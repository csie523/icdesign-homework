==> flow/design.v <==
module LZ77_Decoder(clk,reset,code_pos,code_len,chardata,encode,finish,char_nxt);
input 				clk;
input 				reset;
input 		[3:0] 	code_pos;
input 		[2:0] 	code_len;
input 		[7:0] 	chardata;
output  			encode;
output  			finish;
output 		[7:0] 	char_nxt;
reg [7:0]search_buf[0:9];
reg [3:0]counter;
integer i;
assign encode = 0;
assign finish = (search_buf[0] == 8'h24) ? 1'd1 : 0;
assign char_nxt = search_buf[0]; 
always@(posedge clk or posedge reset)begin
    if(reset)begin
		counter <= 4'd0;
		for(i=0;i<10;i=i+1)
			search_buf[i] <= 8'h0;
    end
    else begin
		if(code_pos == 0 && code_len == 0)
			search_buf[0] <= chardata;
		else if(counter == code_len)begin
			search_buf[0] <= chardata;
			counter <= 0;
		end
		else begin
			search_buf[0] <= search_buf[code_pos]; 
			counter <= counter + 4'd1;			
		end
		search_buf[1] <= search_buf[0];
		search_buf[2] <= search_buf[1];
		search_buf[3] <= search_buf[2];
		search_buf[4] <= search_buf[3];
		search_buf[5] <= search_buf[4];
		search_buf[6] <= search_buf[5];
		search_buf[7] <= search_buf[6];
		search_buf[8] <= search_buf[7];
        search_buf[9] <= search_buf[8];
	end
end
endmodule
Tool chain data of LZ77_Decoder
What the tools print for LZ77_Decoder, step after step.
Lines are those of the file above, counted from 1.
Library cell names are shortened.
{"block": "design", "top_module": "LZ77_Decoder", "clock": "clk", "cell_library": "sky130hd", "lib_corner": "tt_025C_1v80"}

After elaboration
Counts by Yosys on the flattened word-level netlist (proc, flatten, opt, wreduce). Print and check cells are left out. Cells with the same type and inputs are merged into one.
{"block": "word_totals", "ff_bits": 84, "in_bits": 17, "out_inout_bits": 10}
{"block": "classes", "n_addsub": 1, "equal": 12, "muxes": 5, "reduce_and_logical": 3}
{"block": "ops", "op": "parallel mux 8 bit (select 9 bit)", "n": 1}
{"block": "ops", "op": "== test 4 x 3 -> 1 bit (second input constant)", "n": 4}
{"block": "ops", "op": "2-to-1 mux 8 bit", "n": 2}
{"block": "ops", "op": "== test 4 x 2 -> 1 bit (second input constant)", "n": 2}
{"block": "ops", "op": "== test 4 bit (second input constant)", "n": 2}
{"block": "ops", "op": "== test 8 x 6 -> 1 bit (second input constant)", "n": 1}
{"block": "ops", "op": "adder 4 x 1 -> 4 bit (second input constant)", "n": 1}
{"block": "ops", "op": "== test 4 x 1 -> 1 bit (second input constant)", "n": 1}
{"block": "ops", "op": "== test 4 x 3 -> 1 bit", "n": 1}
{"block": "ops", "op": "logical NOT 4 bit", "n": 1}
{"block": "ops", "op": "2-to-1 mux 4 bit", "n": 1}
{"block": "ops", "op": "!= test 3 bit (second input constant)", "n": 1}
{"block": "ops", "op": "logical NOT 3 bit", "n": 1}
{"block": "ops", "op": "logical AND 1 bit", "n": 1}
{"block": "ops", "op": "2-to-1 mux 1 bit", "n": 1}

Longest topological paths
Depth = most cells in a row (Yosys ltp): at word level without a register or memory, in the mapped netlist without a sequential cell, where the memories' decode and read muxes count.
{"block": "logic_depth", "word_depth": 4, "abc_area": 0, "mapped_depth": 7, "ltp_nobuf": 5}

Synthesis result
The flow's flattened synthesis, as Yosys stat reports it; memories are mapped. The netlist is that of the ABC_AREA named above (0 if unset); the other value can give another one.
The area totals of this step are shown rounded.
{"block": "types", "cell": "dfrtp_1", "n": 84, "type_area_um2": 2.1E+03}
{"block": "types", "cell": "o221ai_1", "n": 10, "type_area_um2": 87.584}
{"block": "types", "cell": "a21oi_1", "n": 13, "type_area_um2": 65.062}
{"block": "types", "cell": "o21ai_0", "n": 13, "type_area_um2": 65.062}
{"block": "types", "cell": "a31oi_1", "n": 8, "type_area_um2": 50.048}
{"block": "types", "cell": "a22oi_1", "n": 6, "type_area_um2": 45.043}
{"block": "types", "cell": "nor2_1", "n": 12, "type_area_um2": 45.043}
{"block": "types", "cell": "nor2b_1", "n": 7, "type_area_um2": 43.792}
{"block": "types", "cell": "mux2i_1", "n": 4, "type_area_um2": 40.038}
{"block": "types", "cell": "buf_4", "n": 5, "type_area_um2": 37.536}
{"block": "types", "cell": "nand2_1", "n": 10, "type_area_um2": 37.536}
{"block": "types", "cell": "o22ai_1", "n": 5, "type_area_um2": 31.28}
{"block": "types", "cell": "a211oi_1", "n": 4, "type_area_um2": 30.029}
{"block": "types", "cell": "a32o_1", "n": 3, "type_area_um2": 30.029}
{"block": "types", "cell": "buf_2", "n": 6, "type_area_um2": 30.029}
{"block": "types", "cell": "buf_8", "n": 2, "type_area_um2": 30.029}
{"block": "types", "cell": "mux2_4", "n": 2, "type_area_um2": 30.029}
{"block": "types", "cell": "a211o_1", "n": 3, "type_area_um2": 26.275}
Not listed: further types 36, cells in them 64.
{"block": "synth_totals", "cells": 261, "mapped_area_mm2": 0.00332, "seqArea_mm2": 0.0021, "flip_flops": 84}

Path before layout
Path of least setup slack by OpenSTA after synthesis, without wires, with an ideal clock, recovery checks aside; 20% of the period is set as input and as output delay. Where synthesis merged equal registers, the netlist keeps one of their names.
{"block": "synth_timing", "path_type": "input port to flip-flop", "startpoint": "input port code_pos[3]", "endpoint": "register search_buf[0][2]", "period_ps": 3630, "input_delay_ps": 726, "arrival_ps": 1871, "required_time_ps": 3503, "path_slack_ps": 1632, "path_delay_ps": 1272, "path_stages": 6, "path_buffers": 1, "period_less_setup_slack_ps": 1998}
"path_delay_ps" = arrival - input delay + setup time.
"path_stages": output pins that drive a net of the path, with the launching flip-flop's if there is one; two outputs of one cell count as two.
"period_less_setup_slack_ps" = period - worst setup slack (recovery checks aside). The figure is calculated, with input and output delays left at 20% of the set period.
Between the ends stands the longest chain of elaborated cells between them, by number of cells; it is not shown to be the way that was timed. Of several equally long chains one is given.
A line is the first line of the expression or statement that the cell stems from. Yosys adds cells for indexed reads and writes and turns some case tables into memories.
At most two assigning lines are given for a register; there are more.
{"block": "synth_via", "path_cell_list": "buf_6 mux2_4 a211o_1 a221o_1 o211ai_1 a21oi_1", "elab_chain_len": 4}
{"block": "synth_rtl", "item": "from (decl)", "line_no": 4, "text": "input [3:0] code_pos;"}
{"block": "synth_rtl", "item": "== test 4 bit", "line_no": 30, "text": "search_buf[0] <= search_buf[code_pos];"}
{"block": "synth_rtl", "item": "parallel mux 8 bit (select 9 bit)", "line_no": 30}
{"block": "synth_rtl", "item": "2-to-1 mux 8 bit", "line_no": 25, "text": "else if(counter == code_len)begin"}
{"block": "synth_rtl", "item": "2-to-1 mux 8 bit", "line_no": 23, "text": "if(code_pos == 0 && code_len == 0)"}
{"block": "synth_rtl", "item": "to (assign)", "line_no": 24, "text": "search_buf[0] <= chardata;"}
{"block": "synth_rtl", "item": "to (assign)", "line_no": 26, "text": "search_buf[0] <= chardata;"}
{"block": "synth_rtl", "item": "to (decl)", "line_no": 10, "text": "reg [7:0]search_buf[0:9];"}

Timing after layout
Path of least setup slack in the final report of stored run 1 (OpenROAD, finished layout, wires in). Where an end is a register, its clock arrival counts in the times.
The path's times are printed in steps of 10 ps; the period is the one set.
{"block": "layout_timing", "path_type": "flip-flop to output port", "startpoint": "register search_buf[0][4]", "endpoint": "output port finish", "period_ps": 2800, "arrival_ps": 1790, "required_time_ps": 2240, "path_slack_ps": 450, "path_stages": 4, "path_buffers": 1}
Between the ends stands the longest chain of elaborated cells between them, by number of cells; it is not shown to be the way that was timed. Of several equally long chains one is given.
At most two assigning lines are given for a register; there are more.
{"block": "layout_via", "path_cell_list": "dfrtp_1 nor4b_1 and4b_1 clkdlybuf4s50_1", "elab_chain_len": 2}
{"block": "layout_rtl", "item": "from (decl)", "line_no": 10, "text": "reg [7:0]search_buf[0:9];"}
{"block": "layout_rtl", "item": "from (assign)", "line_no": 24, "text": "search_buf[0] <= chardata;"}
{"block": "layout_rtl", "item": "from (assign)", "line_no": 26, "text": "search_buf[0] <= chardata;"}
{"block": "layout_rtl", "item": "== test 8 x 6 -> 1 bit", "line_no": 14, "text": "assign finish = (search_buf[0] == 8'h24) ? 1'd1 : 0;"}
{"block": "layout_rtl", "item": "2-to-1 mux 1 bit", "line_no": 14}
{"block": "layout_rtl", "item": "to (decl)", "line_no": 8, "text": "output finish;"}

Subject: flow runs of LZ77_Decoder

Hi,

Settings and measured results of 2 stored flow runs for module LZ77_Decoder (sky130hd), not sorted in any way. The constraints put input and output delay at 20% of the set period each and load the outputs with 0.01 pF.
"timing.worst_path_ps": the worst setup path's part of the clock period (all of it between registers, 20% less for each end at a port) less its slack. A launch clock that arrives late makes it longer, a capture clock that arrives late makes it shorter.
"totalPower_uw" is the tool's figure for a default switching activity; nothing was simulated.
"timing.worst_path_ps" is given in steps of 10 ps.
Values from the reports are rounded here.

{"run": "stored run 1", "settings": { "period_ns": 2.8, "CORE_UTILIZATION": 21, "PLACE_DENSITY_LB_ADDON": 0.02, "CORE_ASPECT_RATIO": 1.93, "CORE_MARGIN": 5, "CELL_PAD_IN_SITES_GLOBAL_PLACEMENT": 1, "CELL_PAD_IN_SITES_DETAIL_PLACEMENT": 0, "TNS_END_PERCENT": 10, "GPL_TIMING_DRIVEN": 1, "CAP_MARGIN": 35, "SLEW_MARGIN": 20 }, "results": { "final_cell_area_mm2": 0.00414, "timing.setup.ws_ps": 446, "finalUtil_pct": 26.4, "setup_tns_ps": 0, "timing.worst_path_ps": 1790, "timing.worst_path_kind": "flip-flop to output port", "synth_chip_area_mm2": 0.00332, "die_mm2": 0.0186, "totalPower_uw": 4230 }}
{"run": "stored run 2", "settings": { "period_ns": 1.34, "CORE_UTILIZATION": 42, "SETUP_SLACK_MARGIN": 0.38, "PLACE_DENSITY_LB_ADDON": 0.29, "CORE_ASPECT_RATIO": 1.09, "CORE_MARGIN": 3, "CELL_PAD_IN_SITES_DETAIL_PLACEMENT": 0, "CTS_CLUSTER_SIZE": 48, "CAP_MARGIN": 40, "SLEW_MARGIN": 20 }, "results": { "final_cell_area_mm2": 0.0048, "timing.setup.ws_ps": -382, "finalUtil_pct": 63.2, "setup_tns_ps": -3970, "timing.worst_path_ps": 1720, "timing.worst_path_kind": "flip-flop to flip-flop", "synth_chip_area_mm2": 0.00332, "die_mm2": 0.00902, "totalPower_uw": 9770 }}

Regards
